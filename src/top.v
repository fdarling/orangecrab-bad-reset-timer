==> flow/design.v <==
`default_nettype none
module reset_timer
#(
    parameter CLOCK_HZ = 48000000,
    parameter TIME_NS = 1000000
)
(
    input wire clk,
    output reg reset_out,
    output wire [7:0] counter_out,
    output wire       counter_non_zero
);
    localparam COUNTER_MAX = 64'd1 * TIME_NS * CLOCK_HZ / (1000*1000*1000) - 1;  
    localparam COUNTER_BITS = $clog2(COUNTER_MAX);
    reg [COUNTER_BITS-1:0] counter;
    initial begin
        counter = COUNTER_MAX;
        reset_out = 1'b1;
    end
    always @(posedge clk) begin
        if (counter != 0) begin
            counter <= counter - 1;
        end
        else begin
            reset_out <= 1'b0;
        end
    end
    assign counter_out = counter;
    assign counter_non_zero = counter != 0;
endmodule
`default_nettype none
module reset_timer_hardcoded
(
    input wire clk,
    output reg reset_out,
    output wire [3:0] counter_out,
    output wire       counter_non_zero
);
    localparam COUNTER_MAX = 11;
    reg [3:0] counter;
    initial begin
        counter = COUNTER_MAX;
        reset_out = 1'b1;
    end
    always @(posedge clk) begin
        if (counter != 0) begin
            counter <= counter - 1;
        end
        else begin
            reset_out <= 1'b0;
        end
    end
    assign counter_out = counter;
    assign counter_non_zero = counter != 0;
endmodule
`default_nettype none
module top
(
    input wire clk48,
    output wire rgb_led0_r,
    output wire rgb_led0_g,
    output wire rgb_led0_b,
    output wire DEBUG0,
    output wire DEBUG1,
    output wire DEBUG2,
    output wire DEBUG3,
    output wire DEBUG4,
    output wire DEBUG5,
    output wire DEBUG6,
    output wire DEBUG7,
    output reg rst_n,
    input wire usr_btn,
    output wire usb_pullup
);
    localparam CLOCK_HZ = 48000000;
    wire       usb_uart_reset;
    wire [7:0] reset_counter;
    wire       counter_non_zero;
    wire reset2;
    wire [3:0] counter2;
    reset_timer
    #(
        .CLOCK_HZ(CLOCK_HZ),
        .TIME_NS(255)
    )
    usb_uart_reset_inst
    (
        .clk(clk48),
        .reset_out(usb_uart_reset),
        .counter_out(reset_counter),
        .counter_non_zero(counter_non_zero)
    );
    reset_timer_hardcoded usb_uart_reset_inst2
    (
        .clk(clk48),
        .reset_out(reset2),
        .counter_out(counter2)
    );
    initial begin
        rst_n = 1'b1;
    end
    always @(posedge clk48) begin
        rst_n <= usr_btn;
    end
    assign rgb_led0_r = 1;
    assign rgb_led0_g = 1;
    assign rgb_led0_b = 1;
    assign usb_pullup = 1'b1;
    assign DEBUG0 = clk48;
    assign DEBUG1 = usb_uart_reset;
    assign DEBUG2 = counter_non_zero;
    assign DEBUG3 = reset_counter[0];
    assign DEBUG4 = reset_counter[1];
    assign DEBUG5 = reset2;
    assign DEBUG6 = counter2[0];
    assign DEBUG7 = counter2[1];
endmodule
# From RTL to reports: top
# What the tools print for top, step after step.
# Line numbers count from 1 in the design file above.
# Operators: Yosys type, input widths -> output width; for muxes data width and select width s.
# Library cell names are shortened.
# A cell with -- has no value.
dict set report setup {
  top {top}
  clock {clk48}
  cell_library {sky130hd}
  lib_corner {tt_025C_1v80}
}

# Elaborated design
# Counts by Yosys on the flattened word-level netlist (proc, flatten, opt, wreduce; memories kept). Register bits leave out memories and registers merged into their read ports (data or address); mux counts leave out enables and synchronous resets folded into registers. Print and check cells are left out. Cells with the same type and inputs are merged into one.
dict set report bits {
  regBits 11
  latch_bits 0
  ram_bits 0
  mem_bits_ro 0
  clocked_rd_ports_x_width 0
  n_memories 0
  inputBits 2
}
dict set report op_classes {
  addsub 2
  n_mul 0
  n_div 0
  compare 0
  eq_ne 0
  shift 0
  muxes 0
  n_logic 0
  reduce_logical 2
}
# cell n
set op_table {}
lappend op_table {{$sub 4x1->4 const B} 2}
lappend op_table {{$reduce_bool 4->1} 2}

# Depth
# Depth = most cells in a row (Yosys ltp): at word level without a register or memory, in the mapped netlist without a sequential cell, where the memories' decode and read muxes count.
dict set report logic_depth {
  ltp_word 1
  ABC_AREA 0
  ltp_mapped 3
}

# After synthesis
# Source: synth_stat.txt of the flow (Yosys; design flattened, memories mapped). It holds for the ABC_AREA given above (unset counts as 0); a run with the other value may have another netlist.
# Totals and module areas in this step are rounded.
# cell_type n area_total_um2
set types {}
lappend types {edfxtp_1 10 300.288}
lappend types {ha_1 4 50.048}
lappend types {buf_4 5 37.536}
lappend types {xor2_1 4 35.034}
lappend types {inv_1 6 22.522}
lappend types {dfxtp_1 1 20.019}
lappend types {nor3_2 2 20.019}
lappend types {and2_1 2 12.512}
lappend types {conb_1 2 7.507}
lappend types {nand2_1 2 7.507}
lappend types {nor2_1 2 7.507}
dict set report mapped {
  mapped_cells 40
  synth_area_um2 520.5
  seqArea_um2 320.3
  flip_flops 11
  buffers 5
}
# By module: a second synthesis without flattening, with its own total; a netlist apart from the flattened one above.
dict set report unflattened {
  hier_cells 45
  hier_area_um2 554.3
}
# Each row is one instance without its submodules.
# module n_inst n_cells mod_area_um2
set by_module {}
lappend by_module {reset_timer 1 21 261.5}
lappend by_module {reset_timer_hardcoded 1 17 231.5}
lappend by_module {top 1 7 61.3}

Hand-over note for top

Top module top; platform sky130hd; tools Yosys and OpenROAD; 2 stored runs in no particular order. Input and output delays are each 20% of the period that was set; the output load is 0.01 pF.
"achieved_clock_period_ps" = clock period - worst setup slack. The figure is calculated, with input and output delays left at 20% of the set period.
"worstPathTime_ps" means the part of the period allowed to the worst setup path (the constraints hold back 20% at inputs and 20% at outputs) less its slack; where the path has registers, the arrival times of their clocks count too.
"worstPathTime_ps" is known to 10 ps.
Results are given in rounded form.

[flow] entry A: files
==> flow/run.sh <==
#!/bin/bash
# the make line also repeats the synthesis and layout settings of config.mk as NAME=value (left out here)
make -C /OpenROAD-flow-scripts/flow DESIGN_CONFIG=/design/flow/config.mk WORK_HOME=/design/flow/orfs CLKGATE_MAP_FILE= finish
==> flow/config.mk <==
export PLATFORM = sky130hd
export DESIGN_NAME = top
export DESIGN_NICKNAME = top
export VERILOG_FILES = /design/flow/design.v
export SDC_FILE = /design/flow/constraint.sdc
export NUM_CORES = 4
export LEC_CHECK = 0
export CAP_MARGIN = 20
export CORE_MARGIN = 2
export CORE_UTILIZATION = 45
export PLACE_DENSITY_LB_ADDON = 0.03
export SETUP_SLACK_MARGIN = 0.19
export SLEW_MARGIN = 40
export TNS_END_PERCENT = 50
==> flow/constraint.sdc <==
create_clock -name core_clock -period 1.91 [get_ports {clk48}]
set_input_delay 0.3820 -clock core_clock [delete_from_list [all_inputs] [get_ports {clk48}]]
set_output_delay 0.3820 -clock core_clock [all_outputs]
set_load 0.01 [all_outputs]

[flow] entry A: metrics
[metrics] yosys.chip_area_um2 = 520.5
[metrics] die_footprint_um2 = 1445
[metrics] worstSetupSlack_ps = 206
[metrics] achieved_clock_period_ps = 1704
[metrics] post_route_util_pct = 62.0
[metrics] final_setup_tns_ps = 0
[metrics] worstPathTime_ps = 1320
[metrics] worst_path_kind = register to output

[flow] entry B: files
==> flow/run.sh <==
#!/bin/bash
# the make line also repeats the synthesis and layout settings of config.mk as NAME=value (left out here)
make -C /OpenROAD-flow-scripts/flow DESIGN_CONFIG=/design/flow/config.mk WORK_HOME=/design/flow/orfs CLKGATE_MAP_FILE= finish
==> flow/config.mk <==
export PLATFORM = sky130hd
export DESIGN_NAME = top
export DESIGN_NICKNAME = top
export VERILOG_FILES = /design/flow/design.v
export SDC_FILE = /design/flow/constraint.sdc
export NUM_CORES = 4
export LEC_CHECK = 0
export CAP_MARGIN = 20
export CELL_PAD_IN_SITES_DETAIL_PLACEMENT = 2
export CORE_ASPECT_RATIO = 1.41
export CORE_MARGIN = 5
export CORE_UTILIZATION = 69
export CTS_CLUSTER_SIZE = 37
export HOLD_SLACK_MARGIN = 0.18
export PLACE_DENSITY = 0.68
export SETUP_SLACK_MARGIN = 0.3
export SLEW_MARGIN = 0
==> flow/constraint.sdc <==
create_clock -name core_clock -period 1.62 [get_ports {clk48}]
set_input_delay 0.3240 -clock core_clock [delete_from_list [all_inputs] [get_ports {clk48}]]
set_output_delay 0.3240 -clock core_clock [all_outputs]
set_load 0.01 [all_outputs]

[flow] entry B: stopped before the end: floorplanning reported PDN-0185

End of note.
